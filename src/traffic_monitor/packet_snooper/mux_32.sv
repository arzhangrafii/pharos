==> flow/design.v <==
`timescale 1ns / 1ps
module mux_32 # (
   parameter TDATA_WIDTH = 256,
   parameter TKEEP_WIDTH = TDATA_WIDTH/8
) (
        input wire clk,
        input wire aresetn,
        input wire [TKEEP_WIDTH-1:0] input_keep,
        output logic [7:0] bytes_in_flit
    );
    always_ff @ (posedge clk) begin
        if (!aresetn)
            bytes_in_flit <= 0;
        else begin
            case (input_keep)
                32'h0: bytes_in_flit <= 0;
                32'h1: bytes_in_flit <= 1;
                32'h3: bytes_in_flit <= 2;
                32'h7: bytes_in_flit <= 3;
                32'hF: bytes_in_flit <= 4;
                32'h1F: bytes_in_flit <= 5;
                32'h3F: bytes_in_flit <= 6;
                32'h7F: bytes_in_flit <= 7;
                32'hFF: bytes_in_flit <= 8;
                32'h1FF: bytes_in_flit <= 9;
                32'h3FF: bytes_in_flit <= 10;
                32'h7FF: bytes_in_flit <= 11;
                32'hFFF: bytes_in_flit <= 12;
                32'h1FFF: bytes_in_flit <= 13;
                32'h3FFF: bytes_in_flit <= 14;
                32'h7FFF: bytes_in_flit <= 15;
                32'hFFFF: bytes_in_flit <= 16;
                32'h1FFFF: bytes_in_flit <= 17;
                32'h3FFFF: bytes_in_flit <= 18;
                32'h7FFFF: bytes_in_flit <= 19;
                32'hFFFFF: bytes_in_flit <= 20;
                32'h1FFFFF: bytes_in_flit <= 21;
                32'h3FFFFF: bytes_in_flit <= 22;
                32'h7FFFFF: bytes_in_flit <= 23;
                32'hFFFFFF: bytes_in_flit <= 24;
                32'h1FFFFFF: bytes_in_flit <= 25;
                32'h3FFFFFF: bytes_in_flit <= 26;
                32'h7FFFFFF: bytes_in_flit <= 27;
                32'hFFFFFFF: bytes_in_flit <= 28;
                32'h1FFFFFFF: bytes_in_flit <= 29;
                32'h3FFFFFFF: bytes_in_flit <= 30;
                32'h7FFFFFFF: bytes_in_flit <= 31;
                32'hFFFFFFFF: bytes_in_flit <= 32;
                32'hFFFFFFFE: bytes_in_flit <= 31;
                32'hFFFFFFFC: bytes_in_flit <= 30;
                32'hFFFFFFF8: bytes_in_flit <= 29;
                32'hFFFFFFF0: bytes_in_flit <= 28;
                32'hFFFFFFE0: bytes_in_flit <= 27;
                32'hFFFFFFC0: bytes_in_flit <= 26;
                32'hFFFFFF80: bytes_in_flit <= 25;
                32'hFFFFFF00: bytes_in_flit <= 24;
                32'hFFFFFE00: bytes_in_flit <= 23;
                32'hFFFFFC00: bytes_in_flit <= 22;
                32'hFFFFF800: bytes_in_flit <= 21;
                32'hFFFFF000: bytes_in_flit <= 20;
                32'hFFFFE000: bytes_in_flit <= 19;
                32'hFFFFC000: bytes_in_flit <= 18;
                32'hFFFF8000: bytes_in_flit <= 17;
                32'hFFFF0000: bytes_in_flit <= 16;
                32'hFFFE0000: bytes_in_flit <= 15;
                32'hFFFC0000: bytes_in_flit <= 14;
                32'hFFF80000: bytes_in_flit <= 13;
                32'hFFF00000: bytes_in_flit <= 12;
                32'hFFE00000: bytes_in_flit <= 11;
                32'hFFC00000: bytes_in_flit <= 10;
                32'hFF800000: bytes_in_flit <= 9;
                32'hFF000000: bytes_in_flit <= 8;
                32'hFE000000: bytes_in_flit <= 7;
                32'hFC000000: bytes_in_flit <= 6;
                32'hF8000000: bytes_in_flit <= 5;
                32'hF0000000: bytes_in_flit <= 4;
                32'hE0000000: bytes_in_flit <= 3;
                32'hC0000000: bytes_in_flit <= 2;
                32'h80000000: bytes_in_flit <= 1;
            endcase
        end 
    end
endmodule
Reports on mux_32

What the tools print for mux_32, step after step.
Lines are those of the file above, counted from 1.
Operators: Yosys type, input widths -> output width; for muxes data width and select width s.
Library cell names are shortened.
A cell with -- has no value.

Design top: mux_32
Clock: clk
Library: sky130hd
Library corner: tt_025C_1v80

Word-level counts

Counts by Yosys on the flattened word-level netlist (proc, flatten, opt, wreduce; memories kept). Register bits leave out memories and registers merged into their read ports (data or address). Print and check cells are left out. Cells with the same type and inputs are merged into one.

Bits in registers: 8
Bits in latches: 0
Bits in writable memories: 0
Memory bits (read-only): 0
Word width x clocked read ports: 0
Memories: 0
Elaborated cells: 98

Add/sub/neg operators: 0
Multiply operators: 0
Div/mod/pow operators: 0
Order comparisons: 0
Equal/unequal tests: 63
Shifts and indexed selects: 0
Mux-type cells: 1
Bitwise logic cells: 0
Reduce/logical cells: 33

Operators by type and width:

| cell                 | number |
| $eq 32x32->1 const B | 32 |
| $pmux 8 s33          | 1 |
| $reduce_or 2->1      | 31 |
| $reduce_bool 33->1   | 1 |
| $eq 32x1->1 const B  | 1 |
| $eq 32x10->1 const B | 1 |
| $eq 32x11->1 const B | 1 |
| $eq 32x12->1 const B | 1 |
| $eq 32x13->1 const B | 1 |
| $eq 32x14->1 const B | 1 |
| $eq 32x15->1 const B | 1 |
| $eq 32x16->1 const B | 1 |
| $eq 32x17->1 const B | 1 |
| $eq 32x18->1 const B | 1 |
| $eq 32x19->1 const B | 1 |
| $eq 32x2->1 const B  | 1 |
| $eq 32x20->1 const B | 1 |
| $eq 32x21->1 const B | 1 |
| $eq 32x22->1 const B | 1 |
| $eq 32x23->1 const B | 1 |
| $eq 32x24->1 const B | 1 |
| $eq 32x25->1 const B | 1 |
| $eq 32x26->1 const B | 1 |
| $eq 32x27->1 const B | 1 |
| $eq 32x28->1 const B | 1 |
| $eq 32x29->1 const B | 1 |
| $eq 32x3->1 const B  | 1 |
| $eq 32x30->1 const B | 1 |

Other operator kinds: 8; their cells: 8.

Logic depth

Longest topological path by Yosys (ltp), each cell counted once; first at word level (registers and memories cut), then after technology mapping (sequential cells cut; the memories' decode and read muxes count).

Depth in word-level cells: 3
ABC_AREA: 0
Mapped depth: 11
Depth with buffers taken out: 7

Synthesis result

The flow's flattened synthesis, as Yosys stat reports it; memories are mapped. The netlist is that of the ABC_AREA named above (0 if unset); the other value can give another one.

Cells in the netlist: 278
Mapped area: 1,936.9 sq um
Flip-flop cells: 6
Buffer cells: 28

Cell types:

| type     | number | total area (sq um) |
| nand4_1  | 34     | 212.704 |
| nor4_1   | 21     | 131.376 |
| dfxtp_1  | 6      | 120.115 |
| and4_1   | 11     | 96.342 |
| nand2_1  | 20     | 75.072 |
| nand3_1  | 15     | 75.072 |
| and3b_1  | 8      | 70.067 |
| buf_6    | 6      | 67.565 |
| nand4b_1 | 7      | 61.309 |
| or4_1    | 8      | 60.058 |
| clkbuf_1 | 15     | 56.304 |
| nor2_1   | 14     | 52.55 |
| nor4b_1  | 6      | 52.55 |
| a21oi_1  | 7      | 35.034 |
| a22o_1   | 4      | 35.034 |
| o32ai_1  | 4      | 35.034 |
| and4_2   | 3      | 30.029 |
| buf_4    | 4      | 30.029 |

Other cell types: 46; their cells: 85.

Path before layout

OpenSTA on the mapped netlist: ideal clock, no wires. The path of least setup slack (recovery checks aside). Input and output delay are each 20% of the period. Register names are those of the netlist, which keeps one name where synthesis merged equal registers.

Kind: input port to flip-flop
Start point: in input_keep[30]
End point: reg bytes_in_flit[0]
Clock period: 5.17 ns
External input delay: 1.034 ns
Setup time: 0.059 ns
Launch time at the first pin: 1.034 ns
Arrival time: 3.262 ns
Data required time: 5.111 ns
Slack: 1.849 ns
Path delay: 2.287 ns
Driving pins on the path: 10
Synthesis period reached: 3.321 ns

"path delay" is the arrival time less input delay plus setup time.
"driving pins on the path": output pins that drive a net of the path, with the launching flip-flop's if there is one; two outputs of one cell count as two.
"synthesis period reached" = period - worst setup slack (recovery checks aside). The figure is calculated, with input and output delays left at 20% of the set period.
Between the ends stands the longest chain of elaborated cells between them, by number of cells; it is not shown to be the way that was timed. Of several equally long chains one is given.
Each line given opens the expression or statement behind the cell; cells for indexed reads and writes are added by Yosys, which also makes memories of some case tables.
At most two assigning lines are given for a register; there are more.

Path through: buf_6 -> and4_4 -> buf_6 -> and2_4 -> buf_6 -> and3_4 -> or4_1 -> or3_4 -> nor4b_4 -> a22o_1
Length of the longest elaborated chain: 3

RTL lines, path after synthesis:

| item            | RTL line | RTL |
| start, declared | 8        | `input wire [TKEEP_WIDTH-1:0] input_keep,` |
| $eq 32x32->1    | 15       | `case (input_keep)` |
| $reduce_or 2->1 | --       |  |
| $pmux 8 s33     | 15       |  |
| end, assigned   | 13       | `bytes_in_flit <= 0;` |
| end, assigned   | 16       | `32'h0: bytes_in_flit <= 0;` |
| end, declared   | 9        | `output logic [7:0] bytes_in_flit` |

Timing after layout

From the final timing report of entry B: the path of least setup slack in the routed layout; clock arrival at registers is part of the times.

Kind: input port to flip-flop
Start point: in input_keep[14]
End point: reg bytes_in_flit[2]
Clock period: 4.29 ns
External input delay: 0.86 ns
Setup time: 0.06 ns
Launch time at the first pin: 0.86 ns
Arrival time: 3.83 ns
Data required time: 4.46 ns
Slack: 0.62 ns
Driving pins on the path: 11

Between the ends stands the longest chain of elaborated cells between them, by number of cells; it is not shown to be the way that was timed. Of several equally long chains one is given.
At most two assigning lines are given for a register; there are more.

Path through: clkdlybuf4s50_1 -> nor4_1 -> buf_4 -> nand4_1 -> buf_4 -> nor4_1 -> buf_4 -> or4_1 -> or3_4 -> nor4b_4 -> a22o_1
Length of the longest elaborated chain: 3

RTL lines, path after layout:

| item            | RTL line | RTL |
| start, declared | 8        | `input wire [TKEEP_WIDTH-1:0] input_keep,` |
| $eq 32x32->1    | 15       | `case (input_keep)` |
| $reduce_or 2->1 | --       |  |
| $pmux 8 s33     | 15       |  |
| end, assigned   | 13       | `bytes_in_flit <= 0;` |
| end, assigned   | 16       | `32'h0: bytes_in_flit <= 0;` |
| end, declared   | 9        | `output logic [7:0] bytes_in_flit` |

Subject: flow runs of mux_32

Hi,

Module mux_32, platform sky130hd: 2 stored runs of the flow (Yosys, OpenROAD) with differing settings, in no particular order. Input and output delays are each 20% of the period that was set; the output load is 0.01 pF.
"period achieved" means the clock period less the worst setup slack. The figure is calculated, with input and output delays left at 20% of the set period.
By "overall power" is meant OpenSTA's value without simulated activity: inputs other than the clock are taken to toggle once in ten clock periods, and the tool carries that through the logic.
Among the settings, n/a means not set for that run.
A result given as n/a is not shown for that run.

| item                                  | entry A | entry B |
| period_ns                             | 2.32    | 4.29    |
| CORE_UTILIZATION                      | 56      | 51      |
| PLACE_DENSITY                         | 0.69    | 0.78    |
| TNS_END_PERCENT                       | 85      | n/a     |
| CTS_CLUSTER_DIAMETER                  | 50      | n/a     |
| SLEW_MARGIN                           | 25      | 20      |
| MIN_ROUTING_LAYER                     | met1    | met1    |
| MAX_ROUTING_LAYER                     | met4    | n/a     |
| CAP_MARGIN                            | 20      | 25      |
| CORE_MARGIN                           | 2       | 7       |
| SETUP_SLACK_MARGIN                    | n/a     | 0.4     |
| ABC_AREA                              | n/a     | 0       |
| GPL_ROUTABILITY_DRIVEN                | n/a     | 1       |
| worst-case hold slack (ns)            | n/a     | 0.447   |
| utilization (%)                       | n/a     | 65.6    |
| period achieved (ns)                  | n/a     | 3.667   |
| worst setup slack after layout (ns)   | n/a     | 0.623   |
| setup TNS (ns)                        | n/a     | 0.000   |
| die size (sq um)                      | n/a     | 5,719.1 |
| overall power (uW)                    | n/a     | 246.7   |
| chip area in the Yosys report (sq um) | n/a     | 1,936.9 |

Entry A: no final report: clock tree synthesis broke off with DPL-0038

Regards

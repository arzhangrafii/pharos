==> flow/design.v <==
`timescale 1ns / 1ps
module mux_64 # (
   parameter TDATA_WIDTH = 512,
   parameter TKEEP_WIDTH = TDATA_WIDTH/8
) (
        input wire clk,
        input wire aresetn,
        input wire [TKEEP_WIDTH-1:0] input_keep,
        output logic [7:0] bytes_in_flit
    );
    always_ff @ (posedge clk) begin
        if (!aresetn)
            bytes_in_flit <= 0;
        else begin
            case (input_keep)
                64'h0: bytes_in_flit <= 0;
                64'h1: bytes_in_flit <= 1;
                64'h3: bytes_in_flit <= 2;
                64'h7: bytes_in_flit <= 3;
                64'hF: bytes_in_flit <= 4;
                64'h1F: bytes_in_flit <= 5;
                64'h3F: bytes_in_flit <= 6;
                64'h7F: bytes_in_flit <= 7;
                64'hFF: bytes_in_flit <= 8;
                64'h1FF: bytes_in_flit <= 9;
                64'h3FF: bytes_in_flit <= 10;
                64'h7FF: bytes_in_flit <= 11;
                64'hFFF: bytes_in_flit <= 12;
                64'h1FFF: bytes_in_flit <= 13;
                64'h3FFF: bytes_in_flit <= 14;
                64'h7FFF: bytes_in_flit <= 15;
                64'hFFFF: bytes_in_flit <= 16;
                64'h1FFFF: bytes_in_flit <= 17;
                64'h3FFFF: bytes_in_flit <= 18;
                64'h7FFFF: bytes_in_flit <= 19;
                64'hFFFFF: bytes_in_flit <= 20;
                64'h1FFFFF: bytes_in_flit <= 21;
                64'h3FFFFF: bytes_in_flit <= 22;
                64'h7FFFFF: bytes_in_flit <= 23;
                64'hFFFFFF: bytes_in_flit <= 24;
                64'h1FFFFFF: bytes_in_flit <= 25;
                64'h3FFFFFF: bytes_in_flit <= 26;
                64'h7FFFFFF: bytes_in_flit <= 27;
                64'hFFFFFFF: bytes_in_flit <= 28;
                64'h1FFFFFFF: bytes_in_flit <= 29;
                64'h3FFFFFFF: bytes_in_flit <= 30;
                64'h7FFFFFFF: bytes_in_flit <= 31;
                64'hFFFFFFFF: bytes_in_flit <= 32;
                64'h1FFFFFFFF: bytes_in_flit <= 33;
                64'h3FFFFFFFF: bytes_in_flit <= 34;
                64'h7FFFFFFFF: bytes_in_flit <= 35;
                64'hFFFFFFFFF: bytes_in_flit <= 36;
                64'h1FFFFFFFFF: bytes_in_flit <= 37;
                64'h3FFFFFFFFF: bytes_in_flit <= 38;
                64'h7FFFFFFFFF: bytes_in_flit <= 39;
                64'hFFFFFFFFFF: bytes_in_flit <= 40;
                64'h1FFFFFFFFFF: bytes_in_flit <= 41;
                64'h3FFFFFFFFFF: bytes_in_flit <= 42;
                64'h7FFFFFFFFFF: bytes_in_flit <= 43;
                64'hFFFFFFFFFFF: bytes_in_flit <= 44;
                64'h1FFFFFFFFFFF: bytes_in_flit <= 45;
                64'h3FFFFFFFFFFF: bytes_in_flit <= 46;
                64'h7FFFFFFFFFFF: bytes_in_flit <= 47;
                64'hFFFFFFFFFFFF: bytes_in_flit <= 48;
                64'h1FFFFFFFFFFFF: bytes_in_flit <= 49;
                64'h3FFFFFFFFFFFF: bytes_in_flit <= 50;
                64'h7FFFFFFFFFFFF: bytes_in_flit <= 51;
                64'hFFFFFFFFFFFFF: bytes_in_flit <= 52;
                64'h1FFFFFFFFFFFFF: bytes_in_flit <= 53;
                64'h3FFFFFFFFFFFFF: bytes_in_flit <= 54;
                64'h7FFFFFFFFFFFFF: bytes_in_flit <= 55;
                64'hFFFFFFFFFFFFFF: bytes_in_flit <= 56;
                64'h1FFFFFFFFFFFFFF: bytes_in_flit <= 57;
                64'h3FFFFFFFFFFFFFF: bytes_in_flit <= 58;
                64'h7FFFFFFFFFFFFFF: bytes_in_flit <= 59;
                64'hFFFFFFFFFFFFFFF: bytes_in_flit <= 60;
                64'h1FFFFFFFFFFFFFFF: bytes_in_flit <= 61;
                64'h3FFFFFFFFFFFFFFF: bytes_in_flit <= 62;
                64'h7FFFFFFFFFFFFFFF: bytes_in_flit <= 63;
                64'hFFFFFFFFFFFFFFFF: bytes_in_flit <= 64;
                64'hFFFFFFFFFFFFFFFE: bytes_in_flit <= 63;
                64'hFFFFFFFFFFFFFFFC: bytes_in_flit <= 62;
                64'hFFFFFFFFFFFFFFF8: bytes_in_flit <= 61;
                64'hFFFFFFFFFFFFFFF0: bytes_in_flit <= 60;
                64'hFFFFFFFFFFFFFFE0: bytes_in_flit <= 59;
                64'hFFFFFFFFFFFFFFC0: bytes_in_flit <= 58;
                64'hFFFFFFFFFFFFFF80: bytes_in_flit <= 57;
                64'hFFFFFFFFFFFFFF00: bytes_in_flit <= 56;
                64'hFFFFFFFFFFFFFE00: bytes_in_flit <= 55;
                64'hFFFFFFFFFFFFFC00: bytes_in_flit <= 54;
                64'hFFFFFFFFFFFFF800: bytes_in_flit <= 53;
                64'hFFFFFFFFFFFFF000: bytes_in_flit <= 52;
                64'hFFFFFFFFFFFFE000: bytes_in_flit <= 51;
                64'hFFFFFFFFFFFFC000: bytes_in_flit <= 50;
                64'hFFFFFFFFFFFF8000: bytes_in_flit <= 49;
                64'hFFFFFFFFFFFF0000: bytes_in_flit <= 48;
                64'hFFFFFFFFFFFE0000: bytes_in_flit <= 47;
                64'hFFFFFFFFFFFC0000: bytes_in_flit <= 46;
                64'hFFFFFFFFFFF80000: bytes_in_flit <= 45;
                64'hFFFFFFFFFFF00000: bytes_in_flit <= 44;
                64'hFFFFFFFFFFE00000: bytes_in_flit <= 43;
                64'hFFFFFFFFFFC00000: bytes_in_flit <= 42;
                64'hFFFFFFFFFF800000: bytes_in_flit <= 41;
                64'hFFFFFFFFFF000000: bytes_in_flit <= 40;
                64'hFFFFFFFFFE000000: bytes_in_flit <= 39;
                64'hFFFFFFFFFC000000: bytes_in_flit <= 38;
                64'hFFFFFFFFF8000000: bytes_in_flit <= 37;
                64'hFFFFFFFFF0000000: bytes_in_flit <= 36;
                64'hFFFFFFFFE0000000: bytes_in_flit <= 35;
                64'hFFFFFFFFC0000000: bytes_in_flit <= 34;
                64'hFFFFFFFF80000000: bytes_in_flit <= 33;
                64'hFFFFFFFF00000000: bytes_in_flit <= 32;
                64'hFFFFFFFE00000000: bytes_in_flit <= 31;
                64'hFFFFFFFC00000000: bytes_in_flit <= 30;
                64'hFFFFFFF800000000: bytes_in_flit <= 29;
                64'hFFFFFFF000000000: bytes_in_flit <= 28;
                64'hFFFFFFE000000000: bytes_in_flit <= 27;
                64'hFFFFFFC000000000: bytes_in_flit <= 26;
                64'hFFFFFF8000000000: bytes_in_flit <= 25;
                64'hFFFFFF0000000000: bytes_in_flit <= 24;
                64'hFFFFFE0000000000: bytes_in_flit <= 23;
                64'hFFFFFC0000000000: bytes_in_flit <= 22;
                64'hFFFFF80000000000: bytes_in_flit <= 21;
                64'hFFFFF00000000000: bytes_in_flit <= 20;
                64'hFFFFE00000000000: bytes_in_flit <= 19;
                64'hFFFFC00000000000: bytes_in_flit <= 18;
                64'hFFFF800000000000: bytes_in_flit <= 17;
                64'hFFFF000000000000: bytes_in_flit <= 16;
                64'hFFFE000000000000: bytes_in_flit <= 15;
                64'hFFFC000000000000: bytes_in_flit <= 14;
                64'hFFF8000000000000: bytes_in_flit <= 13;
                64'hFFF0000000000000: bytes_in_flit <= 12;
                64'hFFE0000000000000: bytes_in_flit <= 11;
                64'hFFC0000000000000: bytes_in_flit <= 10;
                64'hFF80000000000000: bytes_in_flit <= 9;
                64'hFF00000000000000: bytes_in_flit <= 8;
                64'hFE00000000000000: bytes_in_flit <= 7;
                64'hFC00000000000000: bytes_in_flit <= 6;
                64'hF800000000000000: bytes_in_flit <= 5;
                64'hF000000000000000: bytes_in_flit <= 4;
                64'hE000000000000000: bytes_in_flit <= 3;
                64'hC000000000000000: bytes_in_flit <= 2;
                64'h8000000000000000: bytes_in_flit <= 1;
            endcase
        end 
    end
endmodule
`timescale 1ns / 1ps
module packet_snooper # (
   parameter TDATA_WIDTH = 512,
   parameter TKEEP_WIDTH = TDATA_WIDTH/8
) (
   input wire clk,
   input wire aresetn,
   input wire [TDATA_WIDTH-1:0] in_stream_TDATA,
   input wire [TKEEP_WIDTH-1:0] in_stream_TKEEP,
   input wire in_stream_TREADY,
   input wire in_stream_TVALID,
   input wire in_stream_TLAST,
   output logic [63:0] flit_count_TDATA,
   output logic [7:0] flit_count_TKEEP,
   input  logic flit_count_TREADY,
   output logic flit_count_TVALID,
   output logic flit_count_TLAST,
   output logic [63:0] packet_count_TDATA,
   output logic [7:0] packet_count_TKEEP,
   input  logic packet_count_TREADY,
   output logic packet_count_TVALID,
   output logic packet_count_TLAST,
   output logic [63:0] cycle_count_TDATA,
   output logic [7:0] cycle_count_TKEEP,
   input  logic cycle_count_TREADY,
   output logic cycle_count_TVALID,
   output logic cycle_count_TLAST,
   input measure,
   output logic [63:0] packet_size,
   output logic packet_size_valid,
   output logic measure_sync_out
);
   logic read_enable;
   logic fc_write_enable;
   logic pc_write_enable;
   logic cc_write_enable;
   logic [TKEEP_WIDTH-1:0] input_keep;
   logic input_last;
   logic [7:0] bytes_in_flit;
   logic [63:0] byte_sum;
   logic [63:0] flit_counter = 0;  
   logic [63:0] packet_counter = 0;  
   logic [63:0] cycle_counter = 0;  
   assign read_enable = in_stream_TVALID & in_stream_TREADY;
   assign fc_write_enable = flit_count_TREADY;
   assign pc_write_enable = packet_count_TREADY;
   assign cc_write_enable = cycle_count_TREADY;
   assign input_keep = in_stream_TKEEP;
   assign input_last = in_stream_TLAST;
   enum int unsigned {IDLE, MEASURE, DONE} state, next_state;
   always_comb begin
       case (state)
           IDLE: begin
               if (measure)
                   next_state <= MEASURE;
               else
                   next_state <= IDLE;
           end
           MEASURE: begin
               if (!measure)
                   next_state <= DONE;
               else
                   next_state <= MEASURE;
           end
           DONE: begin
               next_state <= IDLE;
           end
           default: next_state <= IDLE;
       endcase
   end
   always_ff @ (posedge clk) begin
       if (!aresetn) begin
           state <= IDLE;
       end
       else begin
           state <= next_state;
       end
   end
   generate
       if (TKEEP_WIDTH == 1) begin
           mux_1 # (.TDATA_WIDTH (TDATA_WIDTH),.TKEEP_WIDTH (TKEEP_WIDTH)) inst1 
                (.clk(clk),
                 .aresetn(aresetn),
                 .input_keep(input_keep),
                 .bytes_in_flit(bytes_in_flit)
                 );
       end
       else if (TKEEP_WIDTH == 2) begin
           mux_2 # (.TDATA_WIDTH (TDATA_WIDTH),.TKEEP_WIDTH (TKEEP_WIDTH)) inst1 
                (.clk(clk),
                 .aresetn(aresetn),
                 .input_keep(input_keep),
                 .bytes_in_flit(bytes_in_flit)
                 );
       end
       else if (TKEEP_WIDTH == 4) begin
           mux_4 # (.TDATA_WIDTH (TDATA_WIDTH),.TKEEP_WIDTH (TKEEP_WIDTH)) inst1 
                (.clk(clk),
                 .aresetn(aresetn),
                 .input_keep(input_keep),
                 .bytes_in_flit(bytes_in_flit)
                 );
       end
       else if (TKEEP_WIDTH == 8) begin
           mux_8 # (.TDATA_WIDTH (TDATA_WIDTH),.TKEEP_WIDTH (TKEEP_WIDTH)) inst1 
                (.clk(clk),
                 .aresetn(aresetn),
                 .input_keep(input_keep),
                 .bytes_in_flit(bytes_in_flit)
                 );
       end
       else if (TKEEP_WIDTH == 16) begin
           mux_16 # (.TDATA_WIDTH (TDATA_WIDTH),.TKEEP_WIDTH (TKEEP_WIDTH)) inst1 
                (.clk(clk),
                 .aresetn(aresetn),
                 .input_keep(input_keep),
                 .bytes_in_flit(bytes_in_flit)
                 );
       end
       else if (TKEEP_WIDTH == 32) begin
           mux_32 # (.TDATA_WIDTH (TDATA_WIDTH),.TKEEP_WIDTH (TKEEP_WIDTH)) inst1 
                (.clk(clk),
                 .aresetn(aresetn),
                 .input_keep(input_keep),
                 .bytes_in_flit(bytes_in_flit)
                 );
       end
       else if (TKEEP_WIDTH == 64) begin
           mux_64 # (.TDATA_WIDTH (TDATA_WIDTH),.TKEEP_WIDTH (TKEEP_WIDTH)) inst1 
                (.clk(clk),
                 .aresetn(aresetn),
                 .input_keep(input_keep),
                 .bytes_in_flit(bytes_in_flit)
                 );
       end
   endgenerate
   always_ff @ (posedge clk) begin
       measure_sync_out <= measure;
       case (state)
           IDLE: begin
               cycle_counter <= 0;
               flit_counter <= 0;
               packet_counter <= 0;
               byte_sum <= 0;
               packet_size_valid <= 0;
           end
           MEASURE: begin
               cycle_counter <= cycle_counter + 1;
               if (read_enable) begin
                   flit_counter <= flit_counter + 1;                                  
                   if (input_last) begin
                       packet_counter = packet_counter + 1;
                       byte_sum = byte_sum + bytes_in_flit;
                       packet_size = byte_sum;
                       packet_size_valid = 1;
                       byte_sum = 0;
                   end
                   else begin
                       byte_sum <= byte_sum + bytes_in_flit;
                       packet_size_valid <= 0;
                   end
               end
           end
           DONE: begin
               if (cc_write_enable) begin
                  cycle_count_TDATA <= cycle_counter;
                  cycle_count_TKEEP <= 8'hFF;
                  cycle_count_TLAST <= 1'b1;
                  cycle_count_TVALID <= 1'b1;
               end
               else begin
                   cycle_count_TVALID <= 1'b0;
               end
               if (pc_write_enable) begin
                  packet_count_TDATA <= packet_counter;
                  packet_count_TKEEP <= 8'hFF;
                  packet_count_TLAST <= 1'b1;
                  packet_count_TVALID <= 1'b1;
               end
               else begin
                   packet_count_TVALID <= 1'b0;
               end
               if (fc_write_enable) begin
                  flit_count_TDATA <= flit_counter;
                  flit_count_TKEEP <= 8'hFF;
                  flit_count_TLAST <= 1'b1;
                  flit_count_TVALID <= 1'b1;
               end
               else begin
                   flit_count_TVALID <= 1'b0;
               end
           end
       endcase
  end
endmodule
## Tool chain data of packet_snooper

Tool output for the design above, in the order of the flow.
Line numbers count from 1 in the design file above.
Library cell names are shortened.
Not given: -

| inputs | value |
|---|---|
| top module | packet_snooper |
| clock input | clk |
| library | sky130hd |
| corner | tt_025C_1v80 |

## Word-level counts

Counts by Yosys on the flattened word-level netlist (proc, flatten, opt, wreduce; memories kept). Register bits leave out memories and registers merged into their read ports (data or address). Print and check cells are left out. Cells with the same type and inputs are merged into one.

| storage and ports | value |
|---|---|
| register bits after elaboration | 557 |
| cells after elaboration | 243 |
| bits of input ports | 585 |
| output and inout bits | 288 |

| operators by class | value |
|---|---|
| muxes and demuxes | 19 |
| add/subtract/negate cells | 4 |
| reductions and logical operators | 73 |
| eq/ne operators | 131 |
| bitwise logic cells | 1 |

Operators with widths:

| cell | count |
|---|---|
| 64-bit equality test with constant B | 64 |
| 8-bit case mux with 65-bit select | 1 |
| 64-bit case mux with 2-bit select | 4 |
| 64-bit two-way mux | 5 |
| 64-bit by 1-bit adder with 64-bit output with constant B | 3 |
| 2-bit OR reduction | 63 |
| 65-bit nonzero test | 1 |
| 64-bit by 1-bit equality test with 1-bit output with constant B | 1 |
| 64-bit by 10-bit equality test with 1-bit output with constant B | 1 |
| 64-bit by 11-bit equality test with 1-bit output with constant B | 1 |
| 64-bit by 12-bit equality test with 1-bit output with constant B | 1 |
| 64-bit by 13-bit equality test with 1-bit output with constant B | 1 |
| 64-bit by 14-bit equality test with 1-bit output with constant B | 1 |
| 64-bit by 15-bit equality test with 1-bit output with constant B | 1 |
| 64-bit by 16-bit equality test with 1-bit output with constant B | 1 |
| 64-bit by 17-bit equality test with 1-bit output with constant B | 1 |
| 64-bit by 18-bit equality test with 1-bit output with constant B | 1 |
| 64-bit by 19-bit equality test with 1-bit output with constant B | 1 |
| 64-bit by 2-bit equality test with 1-bit output with constant B | 1 |
| 64-bit by 20-bit equality test with 1-bit output with constant B | 1 |
| 64-bit by 21-bit equality test with 1-bit output with constant B | 1 |
| 64-bit by 22-bit equality test with 1-bit output with constant B | 1 |
| 64-bit by 23-bit equality test with 1-bit output with constant B | 1 |
| 64-bit by 24-bit equality test with 1-bit output with constant B | 1 |
| 64-bit by 25-bit equality test with 1-bit output with constant B | 1 |
| 64-bit by 26-bit equality test with 1-bit output with constant B | 1 |
| 64-bit by 27-bit equality test with 1-bit output with constant B | 1 |
| 64-bit by 28-bit equality test with 1-bit output with constant B | 1 |

Other operator kinds: 56; their cells: 66.

## Logic depth

Longest topological path by Yosys (ltp), each cell counted once; first at word level (registers and memories cut), then after technology mapping (sequential cells cut; the memories' decode and read muxes count).

| logic depth | value |
|---|---|
| depth after elaboration | 4 |
| ABC_AREA | 1 |
| gate-level depth with buffers | 16 |
| depth with buffers taken out | 16 |

## Synthesis result

Source: synth_stat.txt of the flow (Yosys; design flattened, memories mapped). It holds for the ABC_AREA given above (unset counts as 0); a run with the other value may have another netlist.

| mapped netlist | value |
|---|---|
| chip area (Yosys) | 29955.0 um^2 |
| area of sequential cells | 15715.1 um^2 |
| mapped cells | 3576 |
| buffers | 85 |
| flip-flops | 527 |

Cell types:

| cell | count | total area (um^2) |
|---|---|---|
| edfxtp_1 | 516 | 1.55E+04 |
| nand2_1 | 778 | 2.92E+03 |
| nor2_1 | 636 | 2387.29 |
| inv_1 | 466 | 1.75E+03 |
| nor3_1 | 185 | 925.888 |
| nand3_1 | 173 | 865.83 |
| a21oi_1 | 165 | 825.792 |
| nand4_1 | 112 | 700.672 |
| o21ai_0 | 118 | 590.566 |
| xor2_1 | 51 | 446.678 |
| buf_4 | 35 | 262.752 |
| nor2_2 | 36 | 225.216 |
| dfxtp_1 | 11 | 220.211 |
| nor4_1 | 34 | 212.704 |
| nor2_4 | 17 | 191.434 |
| nor2_8 | 9 | 180.173 |
| nand2_2 | 28 | 175.168 |
| ha_1 | 10 | 125.12 |

Not listed: further types 40, cells in them 196.

## Path before layout

Path of least setup slack by OpenSTA after synthesis, without wires, with an ideal clock, recovery checks aside; 20% of the period is set as input and as output delay. Where synthesis merged equal registers, the netlist keeps one of their names.

| timing path after synthesis | value |
|---|---|
| path type | input to register |
| start point | input in_stream_TVALID |
| end point | register byte_sum[0] |
| delay of the path | 6.062 ns |
| setup slack | 6.419 ns |
| buffers on the path | 0 |
| period | 15.6 ns |
| arrival time | 8.563 ns |
| setup time | 0.619 ns |
| stages | 2 |
| time at the first pin | 3.120 ns |
| data required time | 14.981 ns |
| external input delay | 3.120 ns |
| synthesis period reached | 9.181 ns |

"delay of the path" = arrival - input delay + setup time.
"stages" counts driving pins, that of a launching flip-flop among them; a cell with two outputs on the path counts twice.
"synthesis period reached" is the clock period less the worst setup slack; recovery checks do not enter. This is arithmetic on one report: input and output delays are still those of the set period (20% each).
The rows between start and end are the longest chain of elaborated cells between them; the timing report does not say that the signal goes this way. Where chains are equally long, one stands for them.
Each line given opens the expression or statement behind the cell; cells for indexed reads and writes are added by Yosys, which also makes memories of some case tables.
At most two assigning lines are given for a register; there are more.
Only ways into the end's enable, where the timed path ends, are counted here.

| on the way, after synthesis | value |
|---|---|
| path through | a21oi_1 -> nor2_1 |
| cells in the longest elaborated chain | 3 |
| elaborated cells between the ends (all ways) | 3 |
| RTL lines with such cells | 1 |
| those cells by class | eq/ne (1); logic (1); reduce/logical (1) |

Ends and longest elaborated chain, after synthesis:

| element | RTL line | text |
|---|---|---|
| start: declaration | 158 | `input wire in_stream_TVALID,` |
| 1-bit AND | 191 | `assign read_enable = in_stream_TVALID & in_stream_TREADY;` |
| 2-bit inequality test | - |  |
| 2-bit AND reduction | - |  |
| end: assignment | 300 | `byte_sum = byte_sum + bytes_in_flit;` |
| end: assignment | 306 | `byte_sum <= byte_sum + bytes_in_flit;` |
| end: declaration | 187 | `logic [63:0] byte_sum;` |

Subject: flow runs of packet_snooper

Hi,

packet_snooper: 2 stored runs of the Yosys and OpenROAD flow on sky130hd. The settings differ; the order carries no meaning. The constraints put input and output delay at 20% of the set period each and load the outputs with 0.01 pF.
Settings: - = not set for that run.

| setting or result | run 1 | run 2 |
|---|---|---|
| period_ns | 22.6 | 22.2 |
| CORE_UTILIZATION | 53 | 52 |
| SETUP_SLACK_MARGIN | 1.11 | 3.94 |
| PLACE_DENSITY | 0.54 | - |
| CORE_ASPECT_RATIO | 1.87 | 0.81 |
| CORE_MARGIN | 6 | 2 |
| CELL_PAD_IN_SITES_GLOBAL_PLACEMENT | 3 | 1 |
| CELL_PAD_IN_SITES_DETAIL_PLACEMENT | 1 | - |
| ABC_AREA | 1 | - |
| GPL_ROUTABILITY_DRIVEN | 0 | - |
| CTS_CLUSTER_SIZE | 38 | - |
| CAP_MARGIN | 30 | 20 |
| SLEW_MARGIN | 0 | 5 |
| MIN_ROUTING_LAYER | met1 | met2 |
| PLACE_DENSITY_LB_ADDON | - | 0.27 |
| TNS_END_PERCENT | - | 90 |
| CTS_CLUSTER_DIAMETER | - | 133 |

Run 1: did not finish, placement stopped with GPL-0301
Run 2: did not finish, placement stopped with PPL-0024

Regards
